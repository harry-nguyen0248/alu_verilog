==> flow/design.v <==
module division_datapath (
    input logic clk,
    input logic reset,
    input logic [3:0] divisor,     
    input logic [3:0] dividend,    
    input logic load,              
    input logic shift,             
    input logic sub,               
    output logic [3:0] quotient,   
    output logic [3:0] remainder,  
    output logic result_valid      
);
    logic [3:0] A;                
    logic [3:0] Q;                
    logic [3:0] M;                
    logic [3:0] R;                
    logic [3:0] sub_result;       
    always_ff @(posedge clk or posedge reset) begin
        if (reset) begin
            A <= 4'b0;
        end else if (load) begin
            A <= 4'b0;
        end else if (sub && A[3] == 1'b0) begin   
            A <= A - M;
        end else if (sub && A[3] == 1'b1) begin   
            A <= A + M;                          
        end
    end
    always_ff @(posedge clk or posedge reset) begin
        if (reset) begin
            Q <= 4'b0;
        end else if (load) begin
            Q <= dividend;
        end else if (shift) begin
            Q <= {Q[2:0], A[3]};  
        end
    end
    always_ff @(posedge clk or posedge reset) begin
        if (reset) begin
            M <= 4'b0;            
        end else if (load) begin
            M <= divisor;         
        end
    end
    always_ff @(posedge clk or posedge reset) begin
        if (reset) begin
            R <= 4'b0;            
        end else if (load) begin
            R <= A;               
        end
    end
    always_ff @(posedge clk or posedge reset) begin
        if (reset) begin
            result_valid <= 1'b0;  
        end else if (!shift) begin
            result_valid <= 1'b1;  
        end
    end
    assign quotient = Q;
    assign remainder = R;
endmodule
## Step by step through the tools: division_datapath

Tool output for the design above, in the order of the flow.
Lines are those of the file above, counted from 1.
Cell names lack the library's common part.
A cell with - has no value.

| set-up | value |
|---|---|
| design top | division_datapath |
| clock input | clk |
| standard-cell library | sky130hd |
| library corner | tt_025C_1v80 |

## After elaboration

Counts by Yosys on the flattened word-level netlist (proc, flatten, opt, wreduce; memories kept). Register bits leave out memories and registers merged into their read ports (data or address). Print and check cells are left out. Cells with the same type and inputs are merged into one.

| bit counts | value |
|---|---|
| bits of input ports | 13 |
| output and inout port bits | 9 |
| bits in registers | 17 |
| word-level cells | 17 |

| cells by class | value |
|---|---|
| reductions and logical operators | 4 |
| add/subtract/negate cells | 2 |
| bitwise operators | 1 |
| mux-type cells | 5 |

Operators with widths:

| operator | count |
|---|---|
| 4-bit two-way mux | 5 |
| 4-bit adder | 1 |
| 4-bit subtractor | 1 |
| 3-bit nonzero test | 1 |
| 1-bit logical AND | 2 |
| 2-bit nonzero test | 1 |
| 1-bit NOT | 1 |

## Logic depth

Longest topological path by Yosys (ltp), each cell counted once; first at word level (registers and memories cut), then after technology mapping (sequential cells cut; the memories' decode and read muxes count).

| logic depth | value |
|---|---|
| depth after elaboration | 4 |
| ABC_AREA | 0 |
| gate-level depth with buffers | 9 |

## Synthesis result

The flow's flattened synthesis, as Yosys stat reports it; memories are mapped. The netlist is that of the ABC_AREA named above (0 if unset); the other value can give another one.
Totals and module areas in this step are rounded.

| mapped netlist | value |
|---|---|
| sequential area | 430 um2 |
| mapped flip-flops | 17 |
| buffers | 5 |
| synthesis area | 920 um2 |
| cells in the netlist | 84 |

Cell types:

| type | count | area in all (um2) |
|---|---|---|
| dfrtp_1 | 17 | 425.408 |
| mux2i_1 | 8 | 80.077 |
| mux2_2 | 7 | 78.826 |
| ha_1 | 4 | 50.048 |
| nand2_1 | 8 | 30.029 |
| o21ai_0 | 6 | 30.029 |
| fa_1 | 1 | 20.019 |
| inv_1 | 5 | 18.768 |
| nor2_1 | 5 | 18.768 |
| xnor2_1 | 2 | 17.517 |
| a211oi_1 | 2 | 15.014 |
| and4bb_2 | 1 | 12.512 |
| nor4_2 | 1 | 12.512 |
| buf_6 | 1 | 11.261 |
| and2b_4 | 1 | 10.01 |
| buf_2 | 2 | 10.01 |
| nor3_1 | 2 | 10.01 |
| nor4b_1 | 1 | 8.758 |

Not listed: further types 9, cells in them 10.

## Worst setup path after synthesis

Source: OpenSTA report_checks on the synthesized netlist (no wires, ideal clock, input and output delay 20% of the period each), path of least setup slack; recovery checks are left aside. Register names are those of the netlist, which keeps one name where synthesis merged equal registers.

| timing post-synthesis | value |
|---|---|
| kind | input to register |
| from | in sub |
| to | reg A[3] |
| data required time | 1.697 ns |
| period | 1.83 ns |
| path delay | 1.560 ns |
| setup slack | -0.095 ns |
| stages on the path | 9 |
| data arrival time | 1.793 ns |
| path buffers | 1 |
| synthesis period reached | 1.925 ns |

"path delay" is the arrival time less input delay plus setup time.
"stages on the path" counts driving pins, that of a launching flip-flop among them; a cell with two outputs on the path counts twice.
"synthesis period reached" = period - worst setup slack (recovery checks aside). The figure is calculated, with input and output delays left at 20% of the set period.
The rows between start and end are the longest chain of elaborated cells between them; the timing report does not say that the signal goes this way. Where chains are equally long, one stands for them.
Each line given opens the expression or statement behind the cell; cells for indexed reads and writes are added by Yosys, which also makes memories of some case tables.
A register here has more assigning lines than the two given.

| on the way, post-synthesis | value |
|---|---|
| path through | buf_2 -> and2b_4 -> mux2_2 -> inv_2 -> ha_1 -> nand2_1 -> o21a_1 -> mux2i_1 -> nand4_1 |
| cells in the longest elaborated chain | 4 |
| elaborated cells between the ends (all ways) | 6 |
| RTL lines with such cells | 3 |
| those cells by class | mux: 3; reduce/logical: 3 |

RTL lines, path post-synthesis:

| element | RTL line | text |
|---|---|---|
| from (decl) | 8 | `input logic sub,` |
| 1-bit logical AND | 25 | `end else if (sub && A[3] == 1'b1) begin` |
| 4-bit two-way mux | 25 |  |
| 4-bit two-way mux | 23 | `end else if (sub && A[3] == 1'b0) begin` |
| 4-bit two-way mux | 21 | `end else if (load) begin` |
| to (assign) | 24 | `A <= A - M;` |
| to (assign) | 26 | `A <= A + M;` |
| to (decl) | 13 | `logic [3:0] A;` |

## Timing after layout

From the final timing report of record 2: the path of least setup slack in the routed layout; clock arrival at registers is part of the times.

| timing post-layout | value |
|---|---|
| kind | register to register |
| from | reg M[0] |
| to | reg A[3] |
| period | 3.35 ns |
| stages on the path | 10 |
| setup slack | 1.20 ns |
| path buffers | 0 |
| data required time | 3.52 ns |
| data arrival time | 2.32 ns |

The rows between start and end are the longest chain of elaborated cells between them; the timing report does not say that the signal goes this way. Where chains are equally long, one stands for them.
A register here has more assigning lines than the two given.

| on the way, post-layout | value |
|---|---|
| path through | dfrtp_1 -> inv_1 -> ha_1 -> nor2_1 -> xnor2_1 -> ha_1 -> a21oi_1 -> o21a_1 -> mux2i_1 -> nand4_1 |
| cells in the longest elaborated chain | 4 |
| elaborated cells between the ends (all ways) | 5 |
| RTL lines with such cells | 5 |
| those cells by class | add/sub: 2; mux: 3 |

RTL lines, path post-layout:

| element | RTL line | text |
|---|---|---|
| from (decl) | 15 | `logic [3:0] M;` |
| from (assign) | 40 | `M <= 4'b0;` |
| from (assign) | 42 | `M <= divisor;` |
| 4-bit adder | 26 | `A <= A + M;` |
| 4-bit two-way mux | 25 | `end else if (sub && A[3] == 1'b1) begin` |
| 4-bit two-way mux | 23 | `end else if (sub && A[3] == 1'b0) begin` |
| 4-bit two-way mux | 21 | `end else if (load) begin` |
| to (assign) | 24 | `A <= A - M;` |
| to (assign) | 26 |  |
| to (decl) | 13 | `logic [3:0] A;` |

==> results <==
Design division_datapath on sky130hd. What follows are 2 stored runs of the flow, each under its own settings; their order means nothing. The constraints put input and output delay at 20% of the set period each and load the outputs with 0.01 pF.
"achieved period" is the run's clock period less its worst setup slack. It is reckoned from that one timing run; input and output delays stay at 20% of the period that was set.
"worst setup path time" is the time allowed to the run's worst setup path (the clock period less input and output delay, where it has them) less its slack. Clock arrival times count: a late capture clock shortens it, a late launch clock lengthens it.
"total design power": no workload was simulated; the value follows from the tool's default switching activity.
Measured values are rounded.

#### Record 1

| setting | value |
|---|---|
| period_ns | `1.37` |
| CORE_UTILIZATION | `61` |
| SETUP_SLACK_MARGIN | `0.12` |
| PLACE_DENSITY_LB_ADDON | `0.14` |
| CELL_PAD_IN_SITES_GLOBAL_PLACEMENT | `0` |
| CELL_PAD_IN_SITES_DETAIL_PLACEMENT | `1` |
| ABC_AREA | `0` |
| GPL_TIMING_DRIVEN | `1` |
| GPL_ROUTABILITY_DRIVEN | `1` |
| CAP_MARGIN | `20` |
| MIN_ROUTING_LAYER | `met1` |
| CORE_MARGIN | `2` |
| SLEW_MARGIN | `20` |

Unfinished; error DPL-0033 in placement.

#### Record 2

| setting | value |
|---|---|
| period_ns | `3.35` |
| CORE_UTILIZATION | `32` |
| SETUP_SLACK_MARGIN | `0.98` |
| PLACE_DENSITY | `0.88` |
| CORE_MARGIN | `4` |
| CAP_MARGIN | `20` |
| SLEW_MARGIN | `20` |

| result | value |
|---|---|
| synthesized cell area | 920 um2 |
| area inside the die boundary | 3800 um2 |
| area of the standard cells in the finished layout | 1200 um2 |
| utilization of the finished layout | 0.42 |
| setup slack of the worst path | 1.2 ns |
| total negative slack | 0.000 ns |
| post-route worst hold slack | 0.47 ns |
| total design power | 630 µW |
| achieved period | 2.145 ns |
| worst setup path time | 2.15 ns |
| worst setup path type | register to register |
