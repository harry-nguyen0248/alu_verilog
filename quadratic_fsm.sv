==> flow/design.v <==
module datapath(
    input logic clk,
    input logic reset,
    input logic [7:0] data_in,
    input logic ld_alu_out,
    input logic ld_a, ld_b,
    input logic ld_c, ld_x,
    input logic ld_r,
    input logic alu_op,
    input logic alu_select_a, alu_select_b,
    output logic [7:0] data_result
    );
    logic [7:0] a, b;
    logic [7:0] c, x;
    logic [7:0] alu_out;
    logic [7:0] alu_a, alu_b;
    always_ff @(posedge clk) begin
        if(reset) begin
            a <= 8'b0;
            b <= 8'b0;
        end
        else begin
            if(ld_a) a <= ld_alu_out ? alu_out : data_in;  
            if(ld_b) b <= ld_alu_out ? alu_out : data_in; 
            if(ld_c) c <= data_in;
            if(ld_x) x <= data_in;
        end
    end
    always@(posedge clk) begin
        if(reset) begin
            data_result <= 8'b0;
        end
        else
            if(ld_r)
                data_result <= alu_out;
    end
    always_comb begin
        case (alu_select_a)
            2'd0: alu_a = a;
            2'd1: alu_a = b;
            2'd2: alu_a = c;
            2'd3: alu_a = x;
            default: alu_a = 8'b0;
        endcase
        case (alu_select_b)
            2'd0: alu_b = a;
            2'd1: alu_b = b;
            2'd2: alu_b = c;
            2'd3: alu_b = x;
            default: alu_b = 8'b0;
        endcase
    end
    always_comb begin : ALU
        case (alu_op)
            0: alu_out = alu_a + alu_b;  
            1: alu_out = alu_a * alu_b;  
            default: alu_out = 8'b0;
        endcase
    end
endmodule
 module quadratic_fsm(
    input logic Clock,
    input logic Reset,
    input logic Go,
    input logic [7:0] DataIn,
    output logic [7:0] DataResult,
    output logic ResultValid
);
    logic ld_a, ld_b, ld_r;
    logic ld_c, ld_x;
    logic ld_alu_out;
    logic alu_select_a, alu_select_b;
    logic alu_op;
    control C0(
        .clk(Clock),
        .reset(Reset),
        .go(Go),
        .ld_alu_out(ld_alu_out),
        .ld_a(ld_a),
        .ld_b(ld_b),
        .ld_r(ld_r),
        .ld_c(ld_c),
        .ld_x(ld_x),
        .alu_select_a(alu_select_a),
        .alu_select_b(alu_select_b),
        .alu_op(alu_op),
        .result_valid(ResultValid)
    );
    datapath D0(
        .clk(Clock),
        .reset(Reset),
        .ld_alu_out(ld_alu_out),
        .ld_a(ld_a),
        .ld_b(ld_b),
        .ld_r(ld_r),
        .ld_c(ld_c),
        .ld_x(ld_x),
        .alu_select_a(alu_select_a),
        .alu_select_b(alu_select_b),
        .alu_op(alu_op),
        .data_in(DataIn),
        .data_result(DataResult)
    );
 endmodule
module control(
    input logic clk,
    input logic reset,
    input logic go,
    output logic ld_a, ld_b, ld_r,
    output logic ld_c, ld_x,
    output logic ld_alu_out,
    output logic alu_select_a, alu_select_b,
    output logic alu_op,
    output logic result_valid
    );
    typedef enum logic [3:0]  { S_LOAD_A_RST    = 'd0,
                                S_LOAD_A        = 'd1,
                                S_LOAD_A_WAIT   = 'd2,
                                S_LOAD_B        = 'd3,
                                S_LOAD_B_WAIT   = 'd4,
                                S_LOAD_x        = 'd5,
                                S_LOAD_x_WAIT   = 'd6,
                                S_LOAD_C        = 'd7,
                                S_LOAD_C_WAIT   = 'd8,
                                S_CYCLE_0       = 'd9,
                                S_CYCLE_1       = 'd10,
                                S_CYCLE_2       = 'd11,
                                S_CYCLE_3       = 'd12,
                                S_CYCLE_4       = 'd13} statetype;
    statetype current_state, next_state;                            
    always_comb begin
        case (current_state)
            S_LOAD_A_RST: next_state =  go ? S_LOAD_A_WAIT : S_LOAD_A_RST;  
            S_LOAD_A: next_state =      go ? S_LOAD_A_WAIT : S_LOAD_A;  
            S_LOAD_A_WAIT: next_state = go ? S_LOAD_A_WAIT : S_LOAD_B; 
            S_LOAD_B: next_state =      go ? S_LOAD_B_WAIT : S_LOAD_B; 
            S_LOAD_B_WAIT: next_state = go ? S_LOAD_B_WAIT : S_LOAD_C; 
            S_LOAD_C: next_state =      go ? S_LOAD_C_WAIT : S_LOAD_C;
            S_LOAD_C_WAIT: next_state = go ? S_LOAD_C_WAIT : S_LOAD_x;
            S_LOAD_x: next_state      = go ? S_LOAD_x_WAIT : S_LOAD_x;
            S_LOAD_x_WAIT: next_state = go ? S_LOAD_x_WAIT : S_CYCLE_0;
            S_CYCLE_0: next_state = S_CYCLE_1;
            S_CYCLE_1: next_state = S_CYCLE_2;
            S_CYCLE_2: next_state = S_CYCLE_3;
            S_CYCLE_3: next_state = S_CYCLE_4;
            S_CYCLE_4: next_state = S_LOAD_A;  
            default:   next_state = S_LOAD_A_RST;
        endcase
    end  
    always_comb begin
        ld_alu_out = 1'b0;
        ld_a = 1'b0;
        ld_b = 1'b0;
        ld_c = 1'b0;
        ld_x = 1'b0;
        ld_r = 1'b0;
        alu_select_a = 1'b0;
        alu_select_b = 1'b0;
        alu_op       = 1'b0;
        result_valid = 1'b0;
        case (current_state)
            S_LOAD_A_RST: begin
                ld_a = 1'b1;
                end
            S_LOAD_A: begin
                ld_a = 1'b1;
                result_valid = 1'b1;
                end
            S_LOAD_B: begin
                ld_b = 1'b1;
                end
            S_LOAD_C: begin
                ld_c = 1'b1;
                end
            S_LOAD_x: begin
                ld_x = 1'b1;
                end
            S_CYCLE_0: begin  
                ld_alu_out = 1'b1; 
                ld_a = 1'b1;  
                alu_select_a = 2'd0;  
                alu_select_b = 2'd3;  
                alu_op = 1'b1;  
            end
            S_CYCLE_1: begin  
                ld_alu_out = 1'b1; 
                ld_a = 1'b1;  
                alu_select_a = 2'd0;  
                alu_select_b = 2'd3;  
                alu_op = 1'b1;  
            end
            S_CYCLE_2: begin  
                ld_alu_out = 1'b1; 
                ld_b = 1'b1;  
                alu_select_a = 2'd1;  
                alu_select_b = 2'd3;  
                alu_op = 1'b1;  
            end
            S_CYCLE_3: begin  
                ld_alu_out = 1'b1;
                ld_a = 1'b1;  
                alu_select_a = 2'd0;  
                alu_select_b = 2'd1;  
                alu_op = 1'b0;        
            end
            S_CYCLE_4: begin  
                ld_r = 1'b1;  
                alu_select_a = 2'd0;  
                alu_select_b = 2'd2;  
                alu_op = 1'b0;  
            end
        endcase
    end  
    always_ff@(posedge clk) begin
        if(reset)
            current_state <= S_LOAD_A_RST;
        else
            current_state <= next_state;
    end  
endmodule
# From RTL to reports: quadratic_fsm
# Tool output for the design above, in the order of the flow.
# Lines are those of the file above, counted from 1.
# The mark -- stands for no value.
# design
top,quadratic_fsm
clock_port,Clock
lib,sky130hd
lib_corner,tt_025C_1v80

# Word-level counts
# Source: Yosys, flattened and elaborated, memories not mapped. Widths are those after wreduce. Print and check cells do not count.
# Memory sizes are those after Yosys's memory passes, which may raise the word count (mostly to a power of two), join words into wider ones and drop unused or constant bits.
# bits
ff_bits,28
latchBits,0
ram_bits,0
rom_bits,160
clocked_rd_ports_x_width,10
n_memories,1
inputBits,11
output_inout_bits,9
wordCells,39
# classes
add_sub_neg,1
mul,1
n_div,0
compare,0
n_eq,13
n_shift,0
muxes,15
n_logic,3
reduce_and_logical,1
# mem_list
name,size,word_bits,rd,wr,line_no,source
(name not given),16,10,1,0,161,case (current_state)
# op_table
op,n
8-bit by 8-bit multiplier with 8-bit output,1
4-bit case mux with 14-bit select,1
8-bit case mux with 2-bit select,3
4-bit equality test (second input constant),6
4-bit by 3-bit equality test with 1-bit output (second input constant),4
4-bit two-way mux,4
4-bit by 2-bit equality test with 1-bit output (second input constant),2
8-bit adder,1
8-bit two-way mux,1
2-bit two-way mux,4
4-bit by 1-bit equality test with 1-bit output (second input constant),1
4-bit zero test,1
1-bit NOT,3
3-bit two-way mux,1
1-bit two-way mux,1

# Depth
# Longest topological path by Yosys (ltp), each cell counted once; first at word level (registers and memories cut), then after technology mapping (sequential cells cut; the memories' decode and read muxes count).
# depth
word_depth,5
abc_area,0
mapped_depth,21
ltp_nobuf,18

# Synthesis result
# Source: synth_stat.txt of the flow (Yosys; design flattened, memories mapped). It holds for the ABC_AREA given above (unset counts as 0); a run with the other value may have another netlist.
# synth_totals
stdcells,361
yosys_area_um2,2976.6
seqArea_um2,700.7
flip_flops,35
buffers,18
# types
type,n,area_total_um2
sky130_fd_sc_hd__dfxtp_1,35,700.672
sky130_fd_sc_hd__ha_1,26,325.312
sky130_fd_sc_hd__fa_1,13,260.25
sky130_fd_sc_hd__mux2i_1,23,230.221
sky130_fd_sc_hd__inv_1,50,187.68
sky130_fd_sc_hd__nor2_1,43,161.405
sky130_fd_sc_hd__xnor2_1,13,113.859
sky130_fd_sc_hd__nand2_1,26,97.594
sky130_fd_sc_hd__a21oi_1,18,90.086
sky130_fd_sc_hd__a211oi_1,10,75.072
sky130_fd_sc_hd__mux2_2,5,56.304
sky130_fd_sc_hd__nor2b_1,9,56.304
sky130_fd_sc_hd__o21ai_0,11,55.053
sky130_fd_sc_hd__mux2i_4,2,45.043
sky130_fd_sc_hd__xnor3_1,2,45.043
sky130_fd_sc_hd__a21o_1,5,37.536
sky130_fd_sc_hd__and3_1,6,37.536
sky130_fd_sc_hd__clkbuf_1,10,37.536
# Other cell types: 25; their cells: 54.
# The figures by module come from a second, unflattened synthesis with its own total; it is not the netlist above.
# unflattened
hier_cells,373
area_unflattened_um2,3196.8
# Rows give one instance, submodules left out.
# by_module
mod,instances,cells,mod_area_um2,mod_seq_area_um2
datapath,1,288,2439.8,480.5
control,1,85,757.0,260.2
quadratic_fsm,1,0,0.0,0.0

# Worst setup path after synthesis
# OpenSTA on the mapped netlist: ideal clock, no wires. The path of least setup slack (recovery checks aside). Input and output delay are each 20% of the period. Register names are those of the netlist, which keeps one name where synthesis merged equal registers.
# synth_path
kind,register -> register
start,register (no name shown)
end,register D0.a[7]
period_ps,6230
setup_ps,129
launch_ps,0
t_arrival_ps,4746
t_required_ps,6101
slack_ps,1356
path_delay_ps,4875
driving_pins,22
path_buffers,3
synth_period_reached_ps,4874
# "path_delay_ps" = arrival - input delay + setup time.
# "driving_pins" counts driving pins, that of a launching flip-flop among them; a cell with two outputs on the path counts twice.
# "synth_period_reached_ps" is the clock period less the worst setup slack; recovery checks do not enter. This is arithmetic on one report: input and output delays are still those of the set period (20% each).
# The rows between start and end are the longest chain of elaborated cells between them; the timing report does not say that the signal goes this way. Where chains are equally long, one stands for them.
# Each line given opens the expression or statement behind the cell; cells for indexed reads and writes are added by Yosys, which also makes memories of some case tables.
# synth_between
cell_sequence,sky130_fd_sc_hd__dfxtp_1 -> sky130_fd_sc_hd__buf_2 -> sky130_fd_sc_hd__buf_2 -> sky130_fd_sc_hd__buf_1 -> sky130_fd_sc_hd__mux2i_1 -> sky130_fd_sc_hd__inv_1 -> sky130_fd_sc_hd__ha_1 -> sky130_fd_sc_hd__inv_1 -> sky130_fd_sc_hd__fa_1 -> sky130_fd_sc_hd__inv_1 -> sky130_fd_sc_hd__fa_1 -> sky130_fd_sc_hd__ha_1 -> sky130_fd_sc_hd__inv_1 -> sky130_fd_sc_hd__fa_1 -> sky130_fd_sc_hd__inv_1 -> sky130_fd_sc_hd__ha_1 -> sky130_fd_sc_hd__a21o_1 -> sky130_fd_sc_hd__a21oi_1 -> sky130_fd_sc_hd__xnor3_1 -> sky130_fd_sc_hd__xnor2_1 -> sky130_fd_sc_hd__a211oi_1 -> sky130_fd_sc_hd__o41ai_1
elab_chain_cells,5
cells_between,6
classes_between,add/sub: 1; mul: 1; mux: 3; logic: 1
# synth_rtl
item,line_no,source
1-bit NOT,45,case (alu_select_b)
8-bit case mux with 2-bit select,45,
8-bit by 8-bit multiplier with 8-bit output,56,1: alu_out = alu_a * alu_b;
8-bit case mux with 2-bit select,54,case (alu_op)
8-bit two-way mux,23,if(ld_a) a <= ld_alu_out ? alu_out : data_in;
to (assign),19,a <= 8'b0;
to (assign),23,
to (decl),13,"logic [7:0] a, b;"

# Worst path after layout
# Path of least setup slack in the final report of flow run 1 (OpenROAD, finished layout, wires in). Where an end is a register, its clock arrival counts in the times.
# The report prints the path's times to 10 ps; the period is as set.
# layout_path
kind,register -> register
start,register (no name shown)
end,register D0.a[7]
period_ps,8990
setup_ps,100
launch_ps,280
t_arrival_ps,5640
t_required_ps,9170
slack_ps,3530
driving_pins,17
path_buffers,0
# The rows between start and end are the longest chain of elaborated cells between them; the timing report does not say that the signal goes this way. Where chains are equally long, one stands for them.
# layout_between
cell_sequence,sky130_fd_sc_hd__dfxtp_1 -> sky130_fd_sc_hd__mux2_2 -> sky130_fd_sc_hd__ha_1 -> sky130_fd_sc_hd__inv_1 -> sky130_fd_sc_hd__fa_1 -> sky130_fd_sc_hd__inv_1 -> sky130_fd_sc_hd__ha_1 -> sky130_fd_sc_hd__fa_1 -> sky130_fd_sc_hd__inv_1 -> sky130_fd_sc_hd__fa_1 -> sky130_fd_sc_hd__inv_1 -> sky130_fd_sc_hd__ha_1 -> sky130_fd_sc_hd__a21oi_1 -> sky130_fd_sc_hd__xnor3_1 -> sky130_fd_sc_hd__xnor2_1 -> sky130_fd_sc_hd__a211oi_1 -> sky130_fd_sc_hd__o41ai_1
elab_chain_cells,5
cells_between,6
classes_between,add/sub: 1; mul: 1; mux: 3; logic: 1
# layout_rtl
item,line_no,source
1-bit NOT,45,case (alu_select_b)
8-bit case mux with 2-bit select,45,
8-bit by 8-bit multiplier with 8-bit output,56,1: alu_out = alu_a * alu_b;
8-bit case mux with 2-bit select,54,case (alu_op)
8-bit two-way mux,23,if(ld_a) a <= ld_alu_out ? alu_out : data_in;
to (assign),19,a <= 8'b0;
to (assign),23,
to (decl),13,"logic [7:0] a, b;"

# Module quadratic_fsm, platform sky130hd: 2 stored runs of the flow (Yosys, OpenROAD) with differing settings, in no particular order. Input and output delays are each 20% of the period that was set; the output load is 0.01 pF.
# Settings: - = not set for that run.
stored run,period_ns,CORE_UTILIZATION,PLACE_DENSITY,CORE_MARGIN,CELL_PAD_IN_SITES_GLOBAL_PLACEMENT,CTS_CLUSTER_SIZE,SLEW_MARGIN,CAP_MARGIN,PLACE_DENSITY_LB_ADDON,CORE_ASPECT_RATIO,MAX_ROUTING_LAYER,hold_worst_slack_ps,worst_setup_slack_ps,layout_utilization_pct,final_stdcell_area_um2,dieArea_um2,ys_area_um2,tns_ps
flow run 1,8.99,25,0.68,4,0,70,0,20,-,-,-,488,3532,29.8,3437.1,13715.9,2976.6,0
flow run 2,10.6,35,-,2,-,88,0,30,0.11,1.51,met5,481,5253,40.5,3367.0,9273.6,2976.6,0
